==> flow/design.v <==
module ingress_filter #(
    parameter DATA_WIDTH = 64,
    parameter KEEP_WIDTH = 8
)(
    input  logic                    clk,
    input  logic                    rst_n,
    input  logic [DATA_WIDTH-1:0]   s_axis_tdata,
    input  logic [KEEP_WIDTH-1:0]   s_axis_tkeep,
    input  logic                    s_axis_tvalid,
    output logic                    s_axis_tready,
    input  logic                    s_axis_tlast,
    input  logic [47:0]             s_axis_tuser,    
    output logic [DATA_WIDTH-1:0]   m_axis_tdata,
    output logic [KEEP_WIDTH-1:0]   m_axis_tkeep,
    output logic                    m_axis_tvalid,
    input  logic                    m_axis_tready,
    output logic                    m_axis_tlast,
    output logic [47:0]             m_axis_tuser,    
    input  logic [47:0]             cfg_dst_mac,     
    output logic [31:0]             drop_count,
    output logic [31:0]             accept_count
);
logic [47:0] timestamp_counter;
always_ff @(posedge clk or negedge rst_n) begin
    if (!rst_n)
        timestamp_counter <= 48'h0;
    else
        timestamp_counter <= timestamp_counter + 48'd4;   
end
typedef enum logic [1:0] {
    ST_IDLE,
    ST_FORWARD,      
    ST_DROP          
} state_t;
state_t state;
logic [47:0] frame_timestamp;
logic frame_accepted;
logic [47:0] dst_mac;
always_ff @(posedge clk or negedge rst_n) begin
    if (!rst_n) begin
        state           <= ST_IDLE;
        frame_timestamp <= 48'h0;
        frame_accepted  <= 1'b0;
        m_axis_tdata    <= '0;
        m_axis_tkeep    <= '0;
        m_axis_tvalid   <= 1'b0;
        m_axis_tlast    <= 1'b0;
        m_axis_tuser    <= 48'h0;
        drop_count      <= 32'h0;
        accept_count    <= 32'h0;
    end else begin
        case (state)
            ST_IDLE: begin
                m_axis_tvalid <= 1'b0;
                if (s_axis_tvalid) begin
                    dst_mac <= s_axis_tdata[47:0];
                    frame_timestamp <= timestamp_counter;
                    if (s_axis_tdata[47:0] == cfg_dst_mac) begin
                        frame_accepted <= 1'b1;
                        accept_count   <= accept_count + 32'd1;
                        m_axis_tdata  <= s_axis_tdata;
                        m_axis_tkeep  <= s_axis_tkeep;
                        m_axis_tvalid <= 1'b1;
                        m_axis_tlast  <= s_axis_tlast;
                        m_axis_tuser  <= frame_timestamp;
                        state <= s_axis_tlast ? ST_IDLE : ST_FORWARD;
                    end else begin
                        frame_accepted <= 1'b0;
                        drop_count     <= drop_count + 32'd1;
                        state          <= ST_DROP;
                    end
                end
            end
            ST_FORWARD: begin
                if (s_axis_tvalid && m_axis_tready) begin
                    m_axis_tdata  <= s_axis_tdata;
                    m_axis_tkeep  <= s_axis_tkeep;
                    m_axis_tvalid <= 1'b1;
                    m_axis_tlast  <= s_axis_tlast;
                    m_axis_tuser  <= frame_timestamp;   
                    if (s_axis_tlast)
                        state <= ST_IDLE;
                end else if (!m_axis_tready) begin
                    m_axis_tvalid <= 1'b1;
                end
            end
            ST_DROP: begin
                m_axis_tvalid <= 1'b0;
                if (s_axis_tvalid && s_axis_tlast)
                    state <= ST_IDLE;
            end
            default: state <= ST_IDLE;
        endcase
    end
end
assign s_axis_tready = (state == ST_IDLE) || 
                       (state == ST_FORWARD && m_axis_tready) ||
                       (state == ST_DROP);
endmodule
Step by step through the tools: ingress_filter:

The steps from the RTL of ingress_filter to its reports follow in flow order.
Line numbers count from 1 in the design file above.
Library cell names are shortened.
The mark n/a stands for no value.

* top: ingress_filter
* clock input: clk
* standard-cell library: sky130hd
* corner: tt_025C_1v80

Word level:

Source: Yosys, flattened and elaborated, memories not mapped. Widths are those after wreduce. Registers that Yosys merges into a memory's read port (data or address) are not register bits. Print and check cells do not count. Equal cells are merged and count once.

* bits in registers: 284
* cells after elaboration: 65
* bits of input ports: 173
* output and inout port bits: 187

* reduce/logical cells: 14
* eq/ne operators: 9
* multiplexer cells: 28
* $add $sub $neg: 3
* bitwise gates (word level): 1

Operators with widths (count)
* two-way mux 64 bit: 3
* two-way mux 48 bit: 3
* case mux 64 bit (select 2 bit): 1
* case mux 48 bit (select 2 bit): 1
* adder 32 x 1 -> 32 bit with constant B: 2
* adder 48 x 3 -> 48 bit with constant B: 1
* equality test 48 bit: 1
* two-way mux 8 bit: 3
* case mux 8 bit (select 2 bit): 1
* inequality test 2 bit with constant B: 5
* two-way mux 2 bit: 5
* AND reduction 4 bit: 2
* two-way mux 1 bit: 8
* AND reduction 3 bit: 2
* case mux 2 bit (select 3 bit): 1
* AND reduction 2 bit: 2
* logical AND 1 bit: 3
* inequality test 3 bit with constant B: 1
* nonzero test 3 bit: 1
* case mux 1 bit (select 3 bit): 1
* logical OR 1 bit: 2
* equality test 2 x 1 -> 1 bit with constant B: 1
* equality test 2 bit with constant B: 1
* zero test 2 bit: 1
* nonzero test 2 bit: 1
* case mux 1 bit (select 2 bit): 1
* inverter 1 bit: 1

Depth:

Depth = most cells in a row (Yosys ltp): at word level without a register or memory, in the mapped netlist without a sequential cell, where the memories' decode and read muxes count.

* depth in word-level cells: 4
* ABC_AREA: 0
* gate-level depth with buffers: 8
* gate-level depth less buffers: 7

After synthesis:

Source: synth_stat.txt of the flow (Yosys; design flattened, memories mapped). It holds for the ABC_AREA given above (unset counts as 0); a run with the other value may have another netlist.

* flip-flop cells: 279
* buffers: 40
* synthesis area: 12294.3 um^2
* cell count: 975

Cell types
* dfrtp_1: count 278, area in all 6.96E+03 um^2
* mux2_4: count 100, area in all 1501.44 um^2
* xor2_1: count 92, area in all 805.773 um^2
* nand2_1: count 167, area in all 626.851 um^2
* xnor2_1: count 62, area in all 543.021 um^2
* nand4_1: count 38, area in all 237.728 um^2
* mux2_2: count 20, area in all 225.216 um^2
* nor4_1: count 27, area in all 168.912 um^2
* buf_8: count 10, area in all 150.144 um^2
* and3_1: count 23, area in all 143.888 um^2
* nand3_1: count 27, area in all 135.13 um^2
* nor2_1: count 20, area in all 75.072 um^2
* nor3_1: count 15, area in all 75.072 um^2
* and4_1: count 8, area in all 70.067 um^2
* clkbuf_1: count 18, area in all 67.565 um^2
* nor4b_1: count 6, area in all 52.55 um^2
* inv_1: count 11, area in all 41.29 um^2
* nor4bb_1: count 4, area in all 40.038 um^2

Not listed: further types 23, cells in them 49.

Path before layout:

Source: OpenSTA report_checks on the synthesized netlist (no wires, ideal clock, input and output delay 20% of the period each), path of least setup slack; recovery checks are left aside. Register names are those of the netlist, which keeps one name where synthesis merged equal registers.

* kind: input-to-reg
* start: input port cfg_dst_mac[46]
* end: register m_axis_tdata[0]
* arrival: 2243 ps
* library setup time: 125 ps
* input delay: 668 ps
* slack: 972 ps
* launch time at the first pin: 668 ps
* stages on the path: 8
* path delay: 1700 ps
* clock period: 3340 ps
* synthesis period reached: 2368 ps

"path delay" is the arrival time less input delay plus setup time.
"stages on the path" counts driving pins, that of a launching flip-flop among them; a cell with two outputs on the path counts twice.
"synthesis period reached" = period - worst setup slack (recovery checks aside). The figure is calculated, with input and output delays left at 20% of the set period.
The rows between start and end are the longest chain of elaborated cells between them; the timing report does not say that the signal goes this way. Where chains are equally long, one stands for them.
Each line given opens the expression or statement behind the cell; cells for indexed reads and writes are added by Yosys, which also makes memories of some case tables.
At most two assigning lines are given for a register; there are more.

* cells stage by stage: xor2_1 nor4_1 nand4_1 nor4_1 a41oi_1 buf_6 buf_8 mux2_4
* cells in the longest elaborated chain: 4

Ends and longest elaborated chain, post-synthesis
* start: declaration: RTL line 19 `input  logic [47:0]             cfg_dst_mac,`
* equality test 48 bit: RTL line 58 `if (s_axis_tdata[47:0] == cfg_dst_mac) begin`
* two-way mux 64 bit: RTL line 58
* two-way mux 64 bit: RTL line 55 `if (s_axis_tvalid) begin`
* case mux 64 bit (select 2 bit): RTL line 52 `case (state)`
* end: assignment: RTL line 61 `m_axis_tdata  <= s_axis_tdata;`
* end: assignment: RTL line 76 `m_axis_tdata  <= s_axis_tdata;`
* end: declaration: RTL line 13 `output logic [DATA_WIDTH-1:0]   m_axis_tdata,`

Timing after layout:

From the final timing report of record 1: the path of least setup slack in the routed layout; clock arrival at registers is part of the times.
The report prints the path's times to 10 ps; the period is as set.

* kind: input-to-reg
* start: input port s_axis_tdata[44]
* end: register m_axis_tdata[11]
* clock period: 3110 ps
* arrival: 3310 ps
* stages on the path: 10
* library setup time: 110 ps
* launch time at the first pin: 620 ps
* slack: 230 ps
* input delay: 620 ps

The rows between start and end are the longest chain of elaborated cells between them; the timing report does not say that the signal goes this way. Where chains are equally long, one stands for them.
At most two assigning lines are given for a register; there are more.

* cells stage by stage: clkdlybuf4s50_1 xor2_1 nor4_1 buf_4 nand4_1 nor4_1 buf_4 a41oi_4 buf_12 mux2_4
* cells in the longest elaborated chain: 4

Ends and longest elaborated chain, after layout
* start: declaration: RTL line 7 `input  logic [DATA_WIDTH-1:0]   s_axis_tdata,`
* equality test 48 bit: RTL line 58 `if (s_axis_tdata[47:0] == cfg_dst_mac) begin`
* two-way mux 64 bit: RTL line 58
* two-way mux 64 bit: RTL line 55 `if (s_axis_tvalid) begin`
* case mux 64 bit (select 2 bit): RTL line 52 `case (state)`
* end: assignment: RTL line 61 `m_axis_tdata  <= s_axis_tdata;`
* end: assignment: RTL line 76 `m_axis_tdata  <= s_axis_tdata;`
* end: declaration: RTL line 13 `output logic [DATA_WIDTH-1:0]   m_axis_tdata,`

FLOW RESULTS
============

Stored flow runs of ingress_filter (2 of them; Yosys, OpenROAD, sky130hd). They differ in their settings and are not a sequence. Constraints: input delay and output delay 20% of the set period each, output load 0.01 pF.
"period reached" means the clock period less the worst setup slack. The figure is calculated, with input and output delays left at 20% of the set period.
"time of the worst setup path" means the part of the period allowed to the worst setup path (the constraints hold back 20% at inputs and 20% at outputs) less its slack; where the path has registers, the arrival times of their clocks count too.
"overall power" is the tool's figure for a default switching activity; nothing was simulated.
"time of the worst setup path" is given in steps of 10 ps.

### Record 1

Settings: `period_ns=3.11`, `CAP_MARGIN=20`, `CORE_MARGIN=2`, `CORE_UTILIZATION=40`, `SLEW_MARGIN=20`

- Total negative setup slack: 0 ps
- Area of the die: 32153.9 um^2
- Setup slack of the worst path: 226 ps
- Period reached: 2884 ps
- Overall power: 9.954 mW
- Chip area after synthesis (Yosys): 12294.3 um^2
- Utilization after layout: 56.6%
- Time of the worst setup path: 2260 ps
- Type of the worst setup path: input-to-reg

### Record 2

Settings: `period_ns=2.45`, `CORE_UTILIZATION=45`, `SETUP_SLACK_MARGIN=0.43`, `PLACE_DENSITY=0.56`, `CORE_ASPECT_RATIO=1.27`, `CELL_PAD_IN_SITES_DETAIL_PLACEMENT=2`, `ABC_AREA=0`, `GPL_ROUTABILITY_DRIVEN=0`, `CTS_CLUSTER_SIZE=56`, `CTS_CLUSTER_DIAMETER=76`, `SLEW_MARGIN=30`, `CAP_MARGIN=20`, `CORE_MARGIN=2`

No results, placement failed with DPL-0033.
