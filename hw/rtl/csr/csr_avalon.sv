==> flow/design.v <==
import t2t_pkg::*;
module csr_avalon #(
    parameter logic [31:0] BUILD_ID = 32'h20250130   
) (
    input  logic                    clk,
    input  logic                    rst_n,
    input  logic [11:0]             avs_address,       
    input  logic                    avs_read,
    input  logic                    avs_write,
    input  logic [31:0]             avs_writedata,
    input  logic [3:0]              avs_byteenable,
    output logic [31:0]             avs_readdata,
    output logic                    avs_readdatavalid,
    output logic                    avs_waitrequest,
    output logic                    cfg_enable,
    output logic                    cfg_clear_stats,
    output logic                    cfg_gpio_enable,
    output logic [15:0]             cfg_price_band_bps,
    output logic [15:0]             cfg_token_rate,
    output logic signed [31:0]      cfg_position_limit,
    output logic [31:0]             cfg_stale_usec,
    output logic [15:0]             cfg_seq_gap_thr,
    output logic                    cfg_kill,
    output logic [63:0]             symtab_key,
    output logic [9:0]              symtab_idx,
    output logic                    symtab_write,
    output logic                    symtab_commit,
    input  logic                    symtab_ready,
    output logic [63:0]             ring_base_addr,
    output logic [15:0]             ring_length,
    input  logic [15:0]             ring_prod_idx,
    output logic [15:0]             ring_cons_idx_shadow,
    output logic [31:0]             msix_cfg,
    input  logic [31:0]             stat_rx_packets,
    input  logic [31:0]             stat_drops,
    input  logic [31:0]             stat_crc_bad,
    input  logic [31:0]             stat_seq_gaps,
    input  logic [31:0]             stat_accepts,
    input  logic [31:0]             stat_blocks,
    output logic [7:0]              hist_addr,
    output logic                    hist_rd,
    input  logic [31:0]             hist_data,
    input  logic                    hist_valid,
    output logic                    event_log_rd,
    input  logic [63:0]             event_log_data,
    input  logic                    event_log_valid,
    input  logic                    event_log_empty
);
    localparam logic [11:0] ADDR_BUILD_ID        = 12'h000;
    localparam logic [11:0] ADDR_CTRL            = 12'h004;
    localparam logic [11:0] ADDR_PRICE_BAND_BPS  = 12'h008;
    localparam logic [11:0] ADDR_TOKEN_RATE      = 12'h00C;
    localparam logic [11:0] ADDR_POSITION_LIMIT  = 12'h010;
    localparam logic [11:0] ADDR_STALE_USEC      = 12'h014;
    localparam logic [11:0] ADDR_SEQ_GAP_THR     = 12'h018;
    localparam logic [11:0] ADDR_KILL            = 12'h01C;
    localparam logic [11:0] ADDR_SYMTAB_DATA_LO  = 12'h020;
    localparam logic [11:0] ADDR_SYMTAB_DATA_HI  = 12'h024;
    localparam logic [11:0] ADDR_SYMTAB_IDX      = 12'h028;
    localparam logic [11:0] ADDR_SYMTAB_COMMIT   = 12'h040;
    localparam logic [11:0] ADDR_LAT_HIST_BASE   = 12'h100;
    localparam logic [11:0] ADDR_LAT_HIST_END    = 12'h17F;
    localparam logic [11:0] ADDR_DROPS           = 12'h180;
    localparam logic [11:0] ADDR_CRC_BAD         = 12'h184;
    localparam logic [11:0] ADDR_SEQ_GAPS        = 12'h188;
    localparam logic [11:0] ADDR_ACCEPTS         = 12'h18C;
    localparam logic [11:0] ADDR_BLOCKS          = 12'h190;
    localparam logic [11:0] ADDR_RX_PACKETS      = 12'h194;
    localparam logic [11:0] ADDR_EVENT_LOG       = 12'h200;
    localparam logic [11:0] ADDR_RING_BASE_LO    = 12'h300;
    localparam logic [11:0] ADDR_RING_BASE_HI    = 12'h304;
    localparam logic [11:0] ADDR_RING_LEN        = 12'h308;
    localparam logic [11:0] ADDR_PROD_IDX        = 12'h320;
    localparam logic [11:0] ADDR_CONS_IDX_SHADOW = 12'h324;
    localparam logic [11:0] ADDR_MSIX_CFG        = 12'h328;
    logic [31:0] ctrl_reg;
    logic [31:0] price_band_reg;
    logic [31:0] token_rate_reg;
    logic [31:0] position_limit_reg;
    logic [31:0] stale_usec_reg;
    logic [31:0] seq_gap_thr_reg;
    logic [31:0] kill_reg;
    logic [63:0] symtab_data_reg;
    logic [31:0] symtab_idx_reg;
    logic [63:0] ring_base_reg;
    logic [31:0] ring_len_reg;
    logic [31:0] cons_idx_shadow_reg;
    logic [31:0] msix_cfg_reg;
    logic [31:0] rd_data_next;
    logic        rd_valid_next;
    logic        wait_request;
    typedef enum logic [1:0] {
        ACC_IDLE,
        ACC_HIST_WAIT,
        ACC_EVENT_WAIT
    } acc_state_e;
    acc_state_e acc_state;
    assign cfg_enable         = ctrl_reg[0];
    assign cfg_clear_stats    = ctrl_reg[1];
    assign cfg_gpio_enable    = ctrl_reg[2];
    assign cfg_price_band_bps = price_band_reg[15:0];
    assign cfg_token_rate     = token_rate_reg[15:0];
    assign cfg_position_limit = position_limit_reg;
    assign cfg_stale_usec     = stale_usec_reg;
    assign cfg_seq_gap_thr    = seq_gap_thr_reg[15:0];
    assign cfg_kill           = kill_reg[0];
    assign ring_base_addr       = ring_base_reg;
    assign ring_length          = ring_len_reg[15:0];
    assign ring_cons_idx_shadow = cons_idx_shadow_reg[15:0];
    assign msix_cfg             = msix_cfg_reg;
    always_ff @(posedge clk or negedge rst_n) begin
        if (!rst_n) begin
            ctrl_reg           <= 32'h0;
            price_band_reg     <= 32'd500;       
            token_rate_reg     <= 32'd1000;      
            position_limit_reg <= 32'd1000000;   
            stale_usec_reg     <= 32'd100000;    
            seq_gap_thr_reg    <= 32'd100;       
            kill_reg           <= 32'h0;
            symtab_data_reg    <= 64'h0;
            symtab_idx_reg     <= 32'h0;
            ring_base_reg      <= 64'h0;
            ring_len_reg       <= 32'd65536;     
            cons_idx_shadow_reg <= 32'h0;
            msix_cfg_reg       <= 32'h0;
            symtab_write  <= 1'b0;
            symtab_commit <= 1'b0;
        end else begin
            symtab_write  <= 1'b0;
            symtab_commit <= 1'b0;
            if (ctrl_reg[1]) begin
                ctrl_reg[1] <= 1'b0;
            end
            if (avs_write && !wait_request) begin
                case (avs_address)
                    ADDR_CTRL:            ctrl_reg           <= avs_writedata;
                    ADDR_PRICE_BAND_BPS:  price_band_reg     <= avs_writedata;
                    ADDR_TOKEN_RATE:      token_rate_reg     <= avs_writedata;
                    ADDR_POSITION_LIMIT:  position_limit_reg <= avs_writedata;
                    ADDR_STALE_USEC:      stale_usec_reg     <= avs_writedata;
                    ADDR_SEQ_GAP_THR:     seq_gap_thr_reg    <= avs_writedata;
                    ADDR_KILL:            kill_reg           <= avs_writedata;
                    ADDR_SYMTAB_DATA_LO:  symtab_data_reg[31:0]  <= avs_writedata;
                    ADDR_SYMTAB_DATA_HI:  symtab_data_reg[63:32] <= avs_writedata;
                    ADDR_SYMTAB_IDX: begin
                        symtab_idx_reg <= avs_writedata;
                        symtab_write   <= 1'b1;
                    end
                    ADDR_SYMTAB_COMMIT:   symtab_commit      <= avs_writedata[0];
                    ADDR_RING_BASE_LO:    ring_base_reg[31:0]  <= avs_writedata;
                    ADDR_RING_BASE_HI:    ring_base_reg[63:32] <= avs_writedata;
                    ADDR_RING_LEN:        ring_len_reg       <= avs_writedata;
                    ADDR_CONS_IDX_SHADOW: cons_idx_shadow_reg <= avs_writedata;
                    ADDR_MSIX_CFG:        msix_cfg_reg       <= avs_writedata;
                    default: ;   
                endcase
            end
        end
    end
    assign symtab_key = symtab_data_reg;
    assign symtab_idx = symtab_idx_reg[9:0];
    always_ff @(posedge clk or negedge rst_n) begin
        if (!rst_n) begin
            acc_state         <= ACC_IDLE;
            avs_readdata      <= '0;
            avs_readdatavalid <= 1'b0;
            hist_rd           <= 1'b0;
            event_log_rd      <= 1'b0;
        end else begin
            avs_readdatavalid <= 1'b0;
            hist_rd           <= 1'b0;
            event_log_rd      <= 1'b0;
            case (acc_state)
                ACC_IDLE: begin
                    if (avs_read) begin
                        if (avs_address >= ADDR_LAT_HIST_BASE && 
                            avs_address <= ADDR_LAT_HIST_END) begin
                            hist_addr <= avs_address[7:0] - ADDR_LAT_HIST_BASE[7:0];
                            hist_rd   <= 1'b1;
                            acc_state <= ACC_HIST_WAIT;
                        end else if (avs_address == ADDR_EVENT_LOG) begin
                            event_log_rd <= 1'b1;
                            acc_state    <= ACC_EVENT_WAIT;
                        end else begin
                            avs_readdata      <= rd_data_next;
                            avs_readdatavalid <= 1'b1;
                        end
                    end
                end
                ACC_HIST_WAIT: begin
                    if (hist_valid) begin
                        avs_readdata      <= hist_data;
                        avs_readdatavalid <= 1'b1;
                        acc_state         <= ACC_IDLE;
                    end
                end
                ACC_EVENT_WAIT: begin
                    if (event_log_valid) begin
                        avs_readdata      <= event_log_data[31:0];   
                        avs_readdatavalid <= 1'b1;
                        acc_state         <= ACC_IDLE;
                    end else if (event_log_empty) begin
                        avs_readdata      <= 32'hFFFFFFFF;   
                        avs_readdatavalid <= 1'b1;
                        acc_state         <= ACC_IDLE;
                    end
                end
            endcase
        end
    end
    always_comb begin
        rd_data_next = 32'h0;
        case (avs_address)
            ADDR_BUILD_ID:        rd_data_next = BUILD_ID;
            ADDR_CTRL:            rd_data_next = ctrl_reg;
            ADDR_PRICE_BAND_BPS:  rd_data_next = price_band_reg;
            ADDR_TOKEN_RATE:      rd_data_next = token_rate_reg;
            ADDR_POSITION_LIMIT:  rd_data_next = position_limit_reg;
            ADDR_STALE_USEC:      rd_data_next = stale_usec_reg;
            ADDR_SEQ_GAP_THR:     rd_data_next = seq_gap_thr_reg;
            ADDR_KILL:            rd_data_next = kill_reg;
            ADDR_SYMTAB_DATA_LO:  rd_data_next = symtab_data_reg[31:0];
            ADDR_SYMTAB_DATA_HI:  rd_data_next = symtab_data_reg[63:32];
            ADDR_SYMTAB_IDX:      rd_data_next = symtab_idx_reg;
            ADDR_SYMTAB_COMMIT:   rd_data_next = {31'b0, symtab_ready};
            ADDR_DROPS:           rd_data_next = stat_drops;
            ADDR_CRC_BAD:         rd_data_next = stat_crc_bad;
            ADDR_SEQ_GAPS:        rd_data_next = stat_seq_gaps;
            ADDR_ACCEPTS:         rd_data_next = stat_accepts;
            ADDR_BLOCKS:          rd_data_next = stat_blocks;
            ADDR_RX_PACKETS:      rd_data_next = stat_rx_packets;
            ADDR_RING_BASE_LO:    rd_data_next = ring_base_reg[31:0];
            ADDR_RING_BASE_HI:    rd_data_next = ring_base_reg[63:32];
            ADDR_RING_LEN:        rd_data_next = ring_len_reg;
            ADDR_PROD_IDX:        rd_data_next = {16'b0, ring_prod_idx};
            ADDR_CONS_IDX_SHADOW: rd_data_next = cons_idx_shadow_reg;
            ADDR_MSIX_CFG:        rd_data_next = msix_cfg_reg;
            default:              rd_data_next = 32'hDEADBEEF;
        endcase
    end
    assign wait_request = (acc_state != ACC_IDLE);
    assign avs_waitrequest = wait_request;
endmodule : csr_avalon
* Tool chain data of csr_avalon
What the tools print for csr_avalon, step after step.
Lines are those of the file above, counted from 1.
The mark n/a stands for no value.
- Top module :: csr_avalon
- Clock port :: clk
- Library :: sky130hd
- Timing corner :: tt_025C_1v80

* Word level
Source: Yosys, flattened and elaborated, memories not mapped. Widths are those after wreduce. Registers that Yosys merges into a memory's read port (data or address) are not register bits. Print and check cells do not count. Equal cells are merged and count once.
- Register bits after elaboration :: 527
- Output and inout bits :: 364
- Cells after elaboration :: 119
- Order comparisons :: 2
- Equal/unequal tests :: 32
- Mux-type cells :: 35
- Reduce/logical cells :: 25
** Operators by type and width (number)
- parallel mux 32 bit (select 24 bit) :: 1
- 2-to-1 mux 32 bit :: 6
- parallel mux 32 bit (select 3 bit) :: 1
- equality test 12 x 10 -> 1 bit with constant B :: 7
- equality test 12 x 9 -> 1 bit with constant B :: 6
- equality test 12 x 5 -> 1 bit with constant B :: 4
- equality test 12 x 6 -> 1 bit with constant B :: 3
- AND reduction 2 bit :: 15
- equality test 12 x 4 -> 1 bit with constant B :: 2
- 2-to-1 mux 1 bit :: 19
- equality test 12 x 3 -> 1 bit with constant B :: 1
- equality test 12 x 7 -> 1 bit with constant B :: 1
- >= comparator 12 x 9 -> 1 bit with constant B :: 1
- <= comparator 12 x 9 -> 1 bit with constant B :: 1
- zero test 12 bit :: 1
- 2-to-1 mux 2 bit :: 6
- inequality test 2 bit with constant B :: 4
- inequality test 3 bit with constant B :: 2
- AND reduction 6 bit :: 1
- parallel mux 2 bit (select 3 bit) :: 1
- AND reduction 5 bit :: 1
- AND reduction 4 bit :: 1
- nonzero test 3 bit :: 1
- parallel mux 1 bit (select 3 bit) :: 1
- logical AND 1 bit :: 2
- equality test 2 x 1 -> 1 bit with constant B :: 1
- equality test 2 bit with constant B :: 1
- zero test 2 bit :: 1
Not listed: further kinds 2, cells in them 2.

* Logic depth
Yosys ltp: most cells in a row. Word level: on the elaborated netlist, between registers, memories and ports. Mapped: between sequential cells and ports; inverters and the memories' decode and read muxes count.
- Depth in word-level cells :: 6
- ABC_AREA :: 0
- Mapped depth :: 11
- Depth with buffers taken out :: 8

* Mapped cells and area
Yosys stat after the flow's synthesis: flattened, memories mapped to cells. It holds for the ABC_AREA given above (unset counts as 0); a run with the other value may have another netlist.
** Cell types (number)
- sky130_fd_sc_hd__dfrtp_1 :: 490
- sky130_fd_sc_hd__mux2_2 :: 486
- sky130_fd_sc_hd__a22oi_1 :: 140
- sky130_fd_sc_hd__dfstp_2 :: 29
- sky130_fd_sc_hd__buf_4 :: 95
- sky130_fd_sc_hd__mux2i_1 :: 52
- sky130_fd_sc_hd__buf_2 :: 85
- sky130_fd_sc_hd__a22o_1 :: 46
- sky130_fd_sc_hd__nand2_1 :: 95
- sky130_fd_sc_hd__clkbuf_1 :: 84
- sky130_fd_sc_hd__a221oi_1 :: 34
- sky130_fd_sc_hd__a222oi_1 :: 27
- sky130_fd_sc_hd__o21ai_0 :: 54
- sky130_fd_sc_hd__nor3_1 :: 49
- sky130_fd_sc_hd__edfxtp_1 :: 8
- sky130_fd_sc_hd__nor2_1 :: 51
- sky130_fd_sc_hd__nand4_1 :: 25
- sky130_fd_sc_hd__a21oi_1 :: 31
Not listed: further types 57, cells in them 236.
- Mapped cells :: 2117
- Cell area after synthesis :: 26080.0 µm²
- Sequential part of the area :: 13264.0 µm²
- Mapped flip-flops :: 527

* Timing after synthesis
Path of least setup slack by OpenSTA after synthesis, without wires, with an ideal clock, recovery checks aside; 20% of the period is set as input and as output delay. Where synthesis merged equal registers, the netlist keeps one of their names.
- Path kind :: input to register
- Start :: input port avs_address[1]
- End :: register ctrl_reg[10]
- Clock period :: 4.05 ns
- Setup time :: 0.125 ns
- Launch time at the first pin :: 0.810 ns
- Arrival time :: 2.871 ns
- Data required time :: 3.925 ns
- Path slack :: 1.054 ns
- Path delay :: 2.186 ns
- Stages :: 7
- Buffers on the path :: 4
- Synthesis period reached :: 2.996 ns
"path delay" is the arrival time less input delay plus setup time.
"stages": output pins that drive a net of the path, with the launching flip-flop's if there is one; two outputs of one cell count as two.
"synthesis period reached" = period - worst setup slack (recovery checks aside). The figure is calculated, with input and output delays left at 20% of the set period.
Between the ends stands the longest chain of elaborated cells between them, by number of cells; it is not shown to be the way that was timed. Of several equally long chains one is given.
A line is the first line of the expression or statement that the cell stems from. Yosys adds cells for indexed reads and writes and turns some case tables into memories.
- Cells stage by stage :: sky130_fd_sc_hd__buf_2 -> sky130_fd_sc_hd__or4b_4 -> sky130_fd_sc_hd__buf_2 -> sky130_fd_sc_hd__clkbuf_1 -> sky130_fd_sc_hd__nor3_1 -> sky130_fd_sc_hd__buf_2 -> sky130_fd_sc_hd__mux2_2
- Length of the longest elaborated chain :: 2
** RTL lines, path after synthesis
- start, declared :: RTL line 7 : input  logic [11:0]             avs_address,
- equality test 12 x 3 -> 1 bit :: RTL line 135 : case (avs_address)
- AND reduction 2 bit
- end, assigned :: RTL line 113 : ctrl_reg           <= 32'h0;
- end, assigned :: RTL line 136 : ADDR_CTRL:            ctrl_reg           <= avs_writedata;
- end, declared :: RTL line 76 : logic [31:0] ctrl_reg;

* Timing after layout
Path of least setup slack in the final report of run 1 (OpenROAD, finished layout, wires in). Where an end is a register, its clock arrival counts in the times.
- Path kind :: input to register
- Start :: input port avs_address[0]
- End :: register avs_readdata[25]
- Clock period :: 3.53 ns
- Setup time :: 0.08 ns
- Launch time at the first pin :: 0.71 ns
- Arrival time :: 3.81 ns
- Data required time :: 4.10 ns
- Path slack :: 0.29 ns
- Stages :: 11
- Buffers on the path :: 6
Between the ends stands the longest chain of elaborated cells between them, by number of cells; it is not shown to be the way that was timed. Of several equally long chains one is given.
At most two assigning lines are given for a register; there are more.
- Cells stage by stage :: sky130_fd_sc_hd__clkdlybuf4s50_1 -> sky130_fd_sc_hd__buf_12 -> sky130_fd_sc_hd__or4_1 -> sky130_fd_sc_hd__buf_4 -> sky130_fd_sc_hd__buf_4 -> sky130_fd_sc_hd__nor4_4 -> sky130_fd_sc_hd__buf_12 -> sky130_fd_sc_hd__buf_4 -> sky130_fd_sc_hd__a221oi_1 -> sky130_fd_sc_hd__and3_1 -> sky130_fd_sc_hd__a31oi_1
- Length of the longest elaborated chain :: 6
** RTL lines, path post-layout
- start, declared :: RTL line 7 : input  logic [11:0]             avs_address,
- equality test 12 x 10 -> 1 bit :: RTL line 213 : case (avs_address)
- parallel mux 32 bit (select 24 bit) :: RTL line 213
- 2-to-1 mux 32 bit :: RTL line 181 : end else if (avs_address == ADDR_EVENT_LOG) begin
- 2-to-1 mux 32 bit :: RTL line 176 : if (avs_address >= ADDR_LAT_HIST_BASE &&
- 2-to-1 mux 32 bit :: RTL line 175 : if (avs_read) begin
- parallel mux 32 bit (select 3 bit) :: RTL line 173 : case (acc_state)
- end, assigned :: RTL line 185 : avs_readdata      <= rd_data_next;
- end, assigned :: RTL line 192 : avs_readdata      <= hist_data;
- end, declared :: RTL line 12 : output logic [31:0]             avs_readdata,

==> results <==
Measured results for csr_avalon: 2 stored runs of the Yosys and OpenROAD flow on sky130hd. The settings differ; the order carries no meaning. The constraints put input and output delay at 20% of the set period each and load the outputs with 0.01 pF.
"worst path time" is the time allowed to the run's worst setup path (the clock period less input and output delay, where it has them) less its slack. Clock arrival times count: a late capture clock shortens it, a late launch clock lengthens it.
"total power of the final layout": no workload was simulated; the value follows from the tool's default switching activity.

** Run 1
- Settings :: period_ns=3.53; CORE_UTILIZATION=28; SETUP_SLACK_MARGIN=0.34; CORE_ASPECT_RATIO=0.93; GPL_TIMING_DRIVEN=1; CTS_CLUSTER_SIZE=82; CAP_MARGIN=10; MIN_ROUTING_LAYER=met2; MAX_ROUTING_LAYER=met4; CORE_MARGIN=2; SLEW_MARGIN=20
- Yosys chip area after synthesis :: 26080.0 µm²
- Die footprint :: 95601.0 µm²
- Area of the standard cells in the finished layout :: 39243.9 µm²
- Smallest setup slack :: 0.293 ns
- Total negative setup slack :: 0.000 ns
- Total power of the final layout :: 16.116 mW
- Worst path time :: 2.53 ns
- Worst path kind :: input to register

** Run 2
- Settings :: period_ns=3.56; CORE_UTILIZATION=57; SETUP_SLACK_MARGIN=0.25; PLACE_DENSITY_LB_ADDON=0.24; HOLD_SLACK_MARGIN=0.11; CORE_ASPECT_RATIO=1.47; GPL_ROUTABILITY_DRIVEN=1; CAP_MARGIN=10; CORE_MARGIN=2; SLEW_MARGIN=20
- Yosys chip area after synthesis :: 26080.0 µm²
- Die footprint :: 47514.0 µm²
- Area of the standard cells in the finished layout :: 37123.1 µm²
- Smallest setup slack :: 0.148 ns
- Total negative setup slack :: 0.000 ns
- Total power of the final layout :: 14.088 mW
- Worst path time :: 2.70 ns
- Worst path kind :: input to register
